==> flow/design.v <==
module get_mem
(
  addr,
  length,
  trig,
  complete,
  data,
  data_trig,
  read_count,
  Bus2IP_Clk,                      
  Bus2IP_Resetn,                   
  ip2bus_mstrd_req,                
  ip2bus_mstwr_req,                
  ip2bus_mst_addr,                 
  ip2bus_mst_be,                   
  ip2bus_mst_length,               
  ip2bus_mst_type,                 
  bus2ip_mst_cmdack,               
  bus2ip_mst_cmplt,                
  bus2ip_mstrd_d,                  
  bus2ip_mstrd_sof_n,              
  bus2ip_mstrd_eof_n,              
  bus2ip_mstrd_src_rdy_n,          
  bus2ip_mstrd_src_dsc_n,          
  ip2bus_mstrd_dst_rdy_n,          
  ip2bus_mstrd_dst_dsc_n,          
  ip2bus_mstwr_d,                  
  ip2bus_mstwr_rem,                
  ip2bus_mstwr_src_rdy_n,          
  ip2bus_mstwr_src_dsc_n,          
  ip2bus_mstwr_sof_n,              
  ip2bus_mstwr_eof_n,              
  bus2ip_mstwr_dst_rdy_n          
);  
parameter [2 : 0]
          IDLE                           = 3'd0,
          WAIT_READ                      = 3'd1,
          READ                           = 3'd2;
parameter BURST_BYTE                     = 1024;
parameter C_MST_NATIVE_DATA_WIDTH        = 32;
parameter C_LENGTH_WIDTH                 = 12;
parameter C_MST_AWIDTH                   = 32;
parameter C_SLV_DWIDTH                   = 32;
input      [C_MST_AWIDTH-1 : 0]           addr;
input      [C_LENGTH_WIDTH-1:0]           length;
input                                     trig;
output                                    complete;
output     [C_MST_NATIVE_DATA_WIDTH-1 : 0]data;
output                                    data_trig;
output reg [C_LENGTH_WIDTH-1 : 0]         read_count;
input                                     Bus2IP_Clk;
input                                     Bus2IP_Resetn;
output                                    ip2bus_mstrd_req;
output                                    ip2bus_mstwr_req;
output     [C_MST_AWIDTH-1 : 0]           ip2bus_mst_addr;
output     [(C_MST_NATIVE_DATA_WIDTH/8)-1 : 0] ip2bus_mst_be;
output     [C_LENGTH_WIDTH-1 : 0]         ip2bus_mst_length;
output                                    ip2bus_mst_type;
input                                     bus2ip_mst_cmdack;
input                                     bus2ip_mst_cmplt;
input      [C_MST_NATIVE_DATA_WIDTH-1 : 0] bus2ip_mstrd_d;
input                                     bus2ip_mstrd_sof_n;
input                                     bus2ip_mstrd_eof_n;
input                                     bus2ip_mstrd_src_rdy_n;
input                                     bus2ip_mstrd_src_dsc_n;
output                                    ip2bus_mstrd_dst_rdy_n;
output                                    ip2bus_mstrd_dst_dsc_n;
output     [C_MST_NATIVE_DATA_WIDTH-1 : 0] ip2bus_mstwr_d;
output     [(C_MST_NATIVE_DATA_WIDTH)/8-1 : 0] ip2bus_mstwr_rem;
output                                    ip2bus_mstwr_src_rdy_n;
output                                    ip2bus_mstwr_src_dsc_n;
output                                    ip2bus_mstwr_sof_n;
output                                    ip2bus_mstwr_eof_n;
input                                     bus2ip_mstwr_dst_rdy_n;
  reg        [2 : 0]                        state, next_state;
  reg        [C_LENGTH_WIDTH-1:0]           remaining_len;
  reg        [C_MST_AWIDTH-1 : 0]           addr_offset;
  wire                                       Bus2IP_Clk;
  wire                                       Bus2IP_Resetn;
  wire                                       ip2bus_mstrd_req;
  wire                                       ip2bus_mstwr_req;
  wire     [C_MST_AWIDTH-1 : 0]              ip2bus_mst_addr;
  wire     [(C_MST_NATIVE_DATA_WIDTH/8)-1:0] ip2bus_mst_be;
  wire     [C_LENGTH_WIDTH-1 : 0]        ip2bus_mst_length;
  wire                                       ip2bus_mst_type;
  wire                                       bus2ip_mst_cmdack;
  wire                                       bus2ip_mst_cmplt;
  wire     [C_MST_NATIVE_DATA_WIDTH-1 : 0]   bus2ip_mstrd_d;
  wire                                       bus2ip_mstrd_sof_n;
  wire                                       bus2ip_mstrd_eof_n;
  wire                                       bus2ip_mstrd_src_rdy_n;
  wire                                       bus2ip_mstrd_src_dsc_n;
  wire                                       ip2bus_mstrd_dst_rdy_n;
  wire                                       ip2bus_mstrd_dst_dsc_n;
  wire     [C_MST_NATIVE_DATA_WIDTH-1 : 0]   ip2bus_mstwr_d;
  wire     [(C_MST_NATIVE_DATA_WIDTH/8)-1:0] ip2bus_mstwr_rem;
  wire                                       ip2bus_mstwr_src_rdy_n;
  wire                                       ip2bus_mstwr_src_dsc_n;
  wire                                       ip2bus_mstwr_sof_n;
  wire                                       ip2bus_mstwr_eof_n;
  wire                                       bus2ip_mstwr_dst_rdy_n;
  reg                                        mst_cmd_sm_rd_req;
  reg        [C_LENGTH_WIDTH-1 : 0]          mst_cmd_length;
  assign ip2bus_mstrd_req  = mst_cmd_sm_rd_req;
  assign ip2bus_mstwr_req  = 0;
  assign ip2bus_mst_addr   = addr + addr_offset;
  assign ip2bus_mst_be     = 4'b1111;   
  assign ip2bus_mst_type   = mst_cmd_sm_rd_req;      
  assign ip2bus_mstrd_dst_dsc_n = 1;
  assign ip2bus_mst_length = mst_cmd_length;
  assign ip2bus_mstwr_sof_n = 1;
  assign ip2bus_mstwr_eof_n = 1;
  assign ip2bus_mstwr_src_rdy_n = 1;
  assign ip2bus_mstwr_src_dsc_n = 1'b1;
  assign ip2bus_mstwr_rem = 0;
  always@(posedge Bus2IP_Clk)
    begin
      if (Bus2IP_Resetn == 1'b0)
        state <= IDLE;
      else
        state <= next_state;
    end
	always@(*)
		begin
			case(state)
				IDLE: 
					begin
						if (trig)
							next_state = WAIT_READ;
						else
							next_state = IDLE;
					end
				WAIT_READ:
					begin
						if (bus2ip_mst_cmdack)
							next_state = READ;
						else
							next_state = WAIT_READ;
					end
				READ:
					begin
						if (!bus2ip_mst_cmplt)
							next_state = READ;
						else if (remaining_len > 0)
							next_state = WAIT_READ;
						else
							next_state = IDLE;
					end
				default:
					begin
						next_state = IDLE;
					end
			endcase
		end
  assign data = bus2ip_mstrd_d;
  assign data_trig = (state == READ && bus2ip_mstrd_src_rdy_n == 1'b0) ? 1'b1 : 0;
  assign complete = (state == IDLE ? 1'b1 : 0);
  always@(posedge Bus2IP_Clk)
    begin
      if (state == IDLE)
        addr_offset <= 0;
      else if (state == READ && bus2ip_mst_cmplt == 1)
        addr_offset <= addr_offset + BURST_BYTE;
      else
        addr_offset <= addr_offset;
    end
  always@(posedge Bus2IP_Clk)
    begin
      if (state == IDLE)
	      if (length > BURST_BYTE)
		      remaining_len <= length - BURST_BYTE;  
        else
		      remaining_len <= 0;
      else if (state == READ && bus2ip_mst_cmplt == 1)
	      if (remaining_len > BURST_BYTE)
          remaining_len <= remaining_len - BURST_BYTE;
        else
		      remaining_len <= 0;
      else
        remaining_len <= remaining_len;
    end
  always@(posedge Bus2IP_Clk)
    begin
	    if (state == IDLE)
        if (length <= BURST_BYTE)
          mst_cmd_length <= length;
        else
          mst_cmd_length <= BURST_BYTE;
      else if (state == READ && bus2ip_mst_cmplt == 1)
        if (remaining_len <= BURST_BYTE)
          mst_cmd_length <= remaining_len;
        else
          mst_cmd_length <= BURST_BYTE;
      else
          mst_cmd_length <= mst_cmd_length;
	 end
  always@(posedge Bus2IP_Clk)
    begin
      if (Bus2IP_Resetn == 1'b0 || next_state == READ)
        mst_cmd_sm_rd_req <= 0;
	    else if (state == WAIT_READ)
        mst_cmd_sm_rd_req <= 1;
			else
				mst_cmd_sm_rd_req <= mst_cmd_sm_rd_req;
    end
  assign ip2bus_mstrd_dst_rdy_n = (state == WAIT_READ || state == READ) ? 1'b0 : 1'b1;
  always@(posedge Bus2IP_Clk)
    begin
	    if (data_trig)
        read_count <= read_count + 1;
      else if(state == WAIT_READ)
        read_count <= 0;
      else
        read_count <= read_count;
    end
endmodule
# From RTL to reports: get_mem
# What the tools print for get_mem, step after step.
# Lines are those of the file above, counted from 1.
# Operators carry their Yosys type and port widths (W data, S select, Z words).
# Library cell names are shortened.
# A cell with - has no value.
dict set report setup {
  top_module {get_mem}
  clock {Bus2IP_Clk}
  library {sky130hd}
  corner {tt_025C_1v80}
}

# After elaboration
# Yosys after proc, flatten, opt, wreduce and memory -nomap, before mapping. Memory bits, and registers merged into a memory's read port (data or address), are not among the register bits. Print and check cells are not counted. Equal cells are merged and count once.
dict set report classes {
  n_addsub 5
  cmp 5
  n_eq 3
  mux 18
  n_logic 2
  reduce_and_logical 7
}
# cell n
set ops {}
lappend ops {{$mux W12} 10}
lappend ops {{$add A32 B11 Y32 const B} 1}
lappend ops {{$add A32 B32 Y32} 1}
lappend ops {{$sub A12 B11 Y12 const B} 2}
lappend ops {{$gt A12 B11 Y1 const B} 2}
lappend ops {{$le A12 B11 Y1 const B} 2}
lappend ops {{$add A12 B1 Y12 const B} 1}
lappend ops {{$gt A12 B1 Y1 const B} 1}
lappend ops {{$eq A3 B2 Y1 const B} 2}
lappend ops {{$pmux W2 S3} 1}
lappend ops {{$mux W1} 5}
lappend ops {{$reduce_bool A2 Y1} 2}
lappend ops {{$mux W2} 2}
lappend ops {{$eq A3 B1 Y1 const B} 1}
lappend ops {{$logic_not A3 Y1} 1}
lappend ops {{$logic_and A1 B1 Y1} 2}
lappend ops {{$logic_or A1 B1 Y1} 2}
lappend ops {{$not A1 Y1} 2}
dict set report bits {
  register_bits 72
  input_bits 86
  output_inout_bits 139
  elab_cells 46
}

# Depth
# Yosys ltp: most cells in a row. Word level: on the elaborated netlist, between registers, memories and ports. Mapped: between sequential cells and ports; inverters and the memories' decode and read muxes count.
dict set report depth {
  word_depth 6
  abc_area 0
  ltp_mapped 10
  mapped_depth_nobuf 10
}

# Netlist
# The flow's flattened synthesis, as Yosys stat reports it; memories are mapped. The netlist is that of the ABC_AREA named above (0 if unset); the other value can give another one.
dict set report synth_totals {
  cells 475
  mapped_area_mm2 0.0043654
  ffs 62
  buffers 96
}
# type n area_total_um2
set by_type {}
lappend by_type {edfxtp_1 36 1.08E+03}
lappend by_type {buf_4 90 675.648}
lappend by_type {dfxtp_1 26 520.499}
lappend by_type {ha_1 23 287.776}
lappend by_type {xor2_1 28 245.235}
lappend by_type {xnor2_1 21 183.926}
lappend by_type {nor2_1 48 180.173}
lappend by_type {nand2_1 36 135.13}
lappend by_type {a21oi_1 24 120.115}
lappend by_type {a22o_1 10 87.584}
lappend by_type {and2_1 14 87.584}
lappend by_type {and3_1 11 68.816}
lappend by_type {a21o_1 8 60.058}
lappend by_type {nand3_1 12 60.058}
lappend by_type {o21ai_0 10 50.048}
lappend by_type {inv_1 12 45.043}
lappend by_type {nand2b_1 6 37.536}
lappend by_type {nor4_1 5 31.28}
# Other cell types: 31; their cells: 55.

# Worst setup path after synthesis
# Source: OpenSTA report_checks on the synthesized netlist (no wires, ideal clock, input and output delay 20% of the period each), path of least setup slack; recovery checks are left aside. Register names are those of the netlist, which keeps one name where synthesis merged equal registers.
dict set report synth_timing {
  path_type {input port to output port}
  start {in addr[10]}
  end {out ip2bus_mst_addr[30]}
  tclk_ns 3.73
  in_delay_ns 0.746
  launch_ns 0.746
  arrival_time_ns 2.691
  required_ns 2.984
  slack_ns 0.293
  delay_ns 1.945
  path_stages 10
  synth_period_reached_ns 3.437
}
# "delay_ns" = arrival - input delay + setup time.
# A path that ends at an output port has no setup time.
# "path_stages": output pins that drive a net of the path, with the launching flip-flop's if there is one; two outputs of one cell count as two.
# "synth_period_reached_ns" is the clock period less the worst setup slack; recovery checks do not enter. This is arithmetic on one report: input and output delays are still those of the set period (20% each).
# Between the ends stands the longest chain of elaborated cells between them, by number of cells; it is not shown to be the way that was timed. Of several equally long chains one is given.
# A line is the first line of the expression or statement that the cell stems from. Yosys adds cells for indexed reads and writes and turns some case tables into memories.
dict set report synth_between {
  cell_sequence {ha_1 inv_1 fa_1 nand2b_1 a2111oi_2 nor3_1 o21ai_1 nand3_1 o21ai_1 xor2_1}
  elab_chain_cells 1
  cone_cells 1
  lines_between 1
}
# item line_no
set synth_rtl {}
lappend synth_rtl {{start: declaration} 44} ;# input      [C_MST_AWIDTH-1 : 0]           addr;
lappend synth_rtl {{$add A32 B32 Y32} 106} ;# assign ip2bus_mst_addr   = addr + addr_offset;
lappend synth_rtl {{end: declaration} 55} ;# output     [C_MST_AWIDTH-1 : 0]           ip2bus_mst_addr;

# Worst path after layout
# From the final timing report of flow run 1: the path of least setup slack in the routed layout; clock arrival at registers is part of the times.
dict set report layout_timing {
  path_type {input port to output port}
  start {in addr[10]}
  end {out ip2bus_mst_addr[27]}
  tclk_ns 2.4
  in_delay_ns 0.48
  launch_ns 0.48
  arrival_time_ns 2.76
  required_ns 1.92
  slack_ns -0.84
  path_stages 11
}
# Between the ends stands the longest chain of elaborated cells between them, by number of cells; it is not shown to be the way that was timed. Of several equally long chains one is given.
dict set report layout_between {
  cell_sequence {clkdlybuf4s15_2 ha_4 buf_4 a211oi_4 nor4_4 o311ai_4 a21oi_2 a221o_2 a21oi_2 xnor2_2 buf_2}
  elab_chain_cells 1
  cone_cells 1
  lines_between 1
}
# item line_no
set layout_rtl {}
lappend layout_rtl {{start: declaration} 44} ;# input      [C_MST_AWIDTH-1 : 0]           addr;
lappend layout_rtl {{$add A32 B32 Y32} 106} ;# assign ip2bus_mst_addr   = addr + addr_offset;
lappend layout_rtl {{end: declaration} 55} ;# output     [C_MST_AWIDTH-1 : 0]           ip2bus_mst_addr;

==> results <==
2 stored runs of get_mem in the flow (synthesis by Yosys, layout by OpenROAD, sky130hd cells), in arbitrary order. Constraints: input delay and output delay 20% of the set period each, output load 0.01 pF.
"achieved_clock_period_ns" = clock period - worst setup slack. The figure is calculated, with input and output delays left at 20% of the set period.
"worst_path_time_ns" is the time allowed to the run's worst setup path (the clock period less input and output delay, where it has them) less its slack. Clock arrival times count: a late capture clock shortens it, a late launch clock lengthens it.
By "total_power_w" is meant OpenSTA's value without simulated activity: inputs other than the clock are taken to toggle once in ten clock periods, and the tool carries that through the logic.

# flow run 1
==> flow/run.sh <==
#!/bin/bash
# the make line also repeats the synthesis and layout settings of config.mk as NAME=value (left out here)
make -C /OpenROAD-flow-scripts/flow DESIGN_CONFIG=/design/flow/config.mk WORK_HOME=/design/flow/orfs CLKGATE_MAP_FILE= finish
==> flow/config.mk <==
export PLATFORM = sky130hd
export DESIGN_NAME = get_mem
export DESIGN_NICKNAME = get_mem
export VERILOG_FILES = /design/flow/design.v
export SDC_FILE = /design/flow/constraint.sdc
export NUM_CORES = 4
export LEC_CHECK = 0
export CAP_MARGIN = 20
export CORE_ASPECT_RATIO = 0.72
export CORE_MARGIN = 2
export CORE_UTILIZATION = 20
export CTS_CLUSTER_DIAMETER = 33
export GPL_ROUTABILITY_DRIVEN = 1
export GPL_TIMING_DRIVEN = 0
export PLACE_DENSITY = 0.81
export SETUP_SLACK_MARGIN = 0.35
export SLEW_MARGIN = 0
==> flow/constraint.sdc <==
create_clock -name core_clock -period 2.4 [get_ports {Bus2IP_Clk}]
set_input_delay 0.4800 -clock core_clock [delete_from_list [all_inputs] [get_ports {Bus2IP_Clk}]]
set_output_delay 0.4800 -clock core_clock [all_outputs]
set_load 0.01 [all_outputs]

==> flow run 1: results <==
synth_chip_area_mm2=0.0043654
die_mm2=0.023041
layout_stdcell_area_mm2=0.0071018
finish.utilization_frac=0.335
ws_setup_ns=-0.836
final_setup_tns_ns=-8.800
hold_worst_slack_ns=0.521
total_power_w=0.003154
achieved_clock_period_ns=3.236
worst_path_time_ns=2.28
worst_path_kind="input port to output port"

# flow run 2
==> flow/run.sh <==
#!/bin/bash
# the make line also repeats the synthesis and layout settings of config.mk as NAME=value (left out here)
make -C /OpenROAD-flow-scripts/flow DESIGN_CONFIG=/design/flow/config.mk WORK_HOME=/design/flow/orfs CLKGATE_MAP_FILE= finish
==> flow/config.mk <==
export PLATFORM = sky130hd
export DESIGN_NAME = get_mem
export DESIGN_NICKNAME = get_mem
export VERILOG_FILES = /design/flow/design.v
export SDC_FILE = /design/flow/constraint.sdc
export NUM_CORES = 4
export LEC_CHECK = 0
export ABC_AREA = 0
export CAP_MARGIN = 20
export CORE_MARGIN = 9
export CORE_UTILIZATION = 42
export CTS_CLUSTER_DIAMETER = 136
export GPL_TIMING_DRIVEN = 0
export PLACE_DENSITY_LB_ADDON = 0.22
export SETUP_SLACK_MARGIN = 0.32
export SLEW_MARGIN = 10
==> flow/constraint.sdc <==
create_clock -name core_clock -period 4.26 [get_ports {Bus2IP_Clk}]
set_input_delay 0.8520 -clock core_clock [delete_from_list [all_inputs] [get_ports {Bus2IP_Clk}]]
set_output_delay 0.8520 -clock core_clock [all_outputs]
set_load 0.01 [all_outputs]

==> flow run 2: results <==
synth_chip_area_mm2=0.0043654
die_mm2=0.014388
layout_stdcell_area_mm2=0.0065588
finish.utilization_frac=0.659
ws_setup_ns=0.394
final_setup_tns_ns=0.000
hold_worst_slack_ns=0.520
total_power_w=0.001513
achieved_clock_period_ns=3.866
worst_path_time_ns=2.16
worst_path_kind="input port to output port"
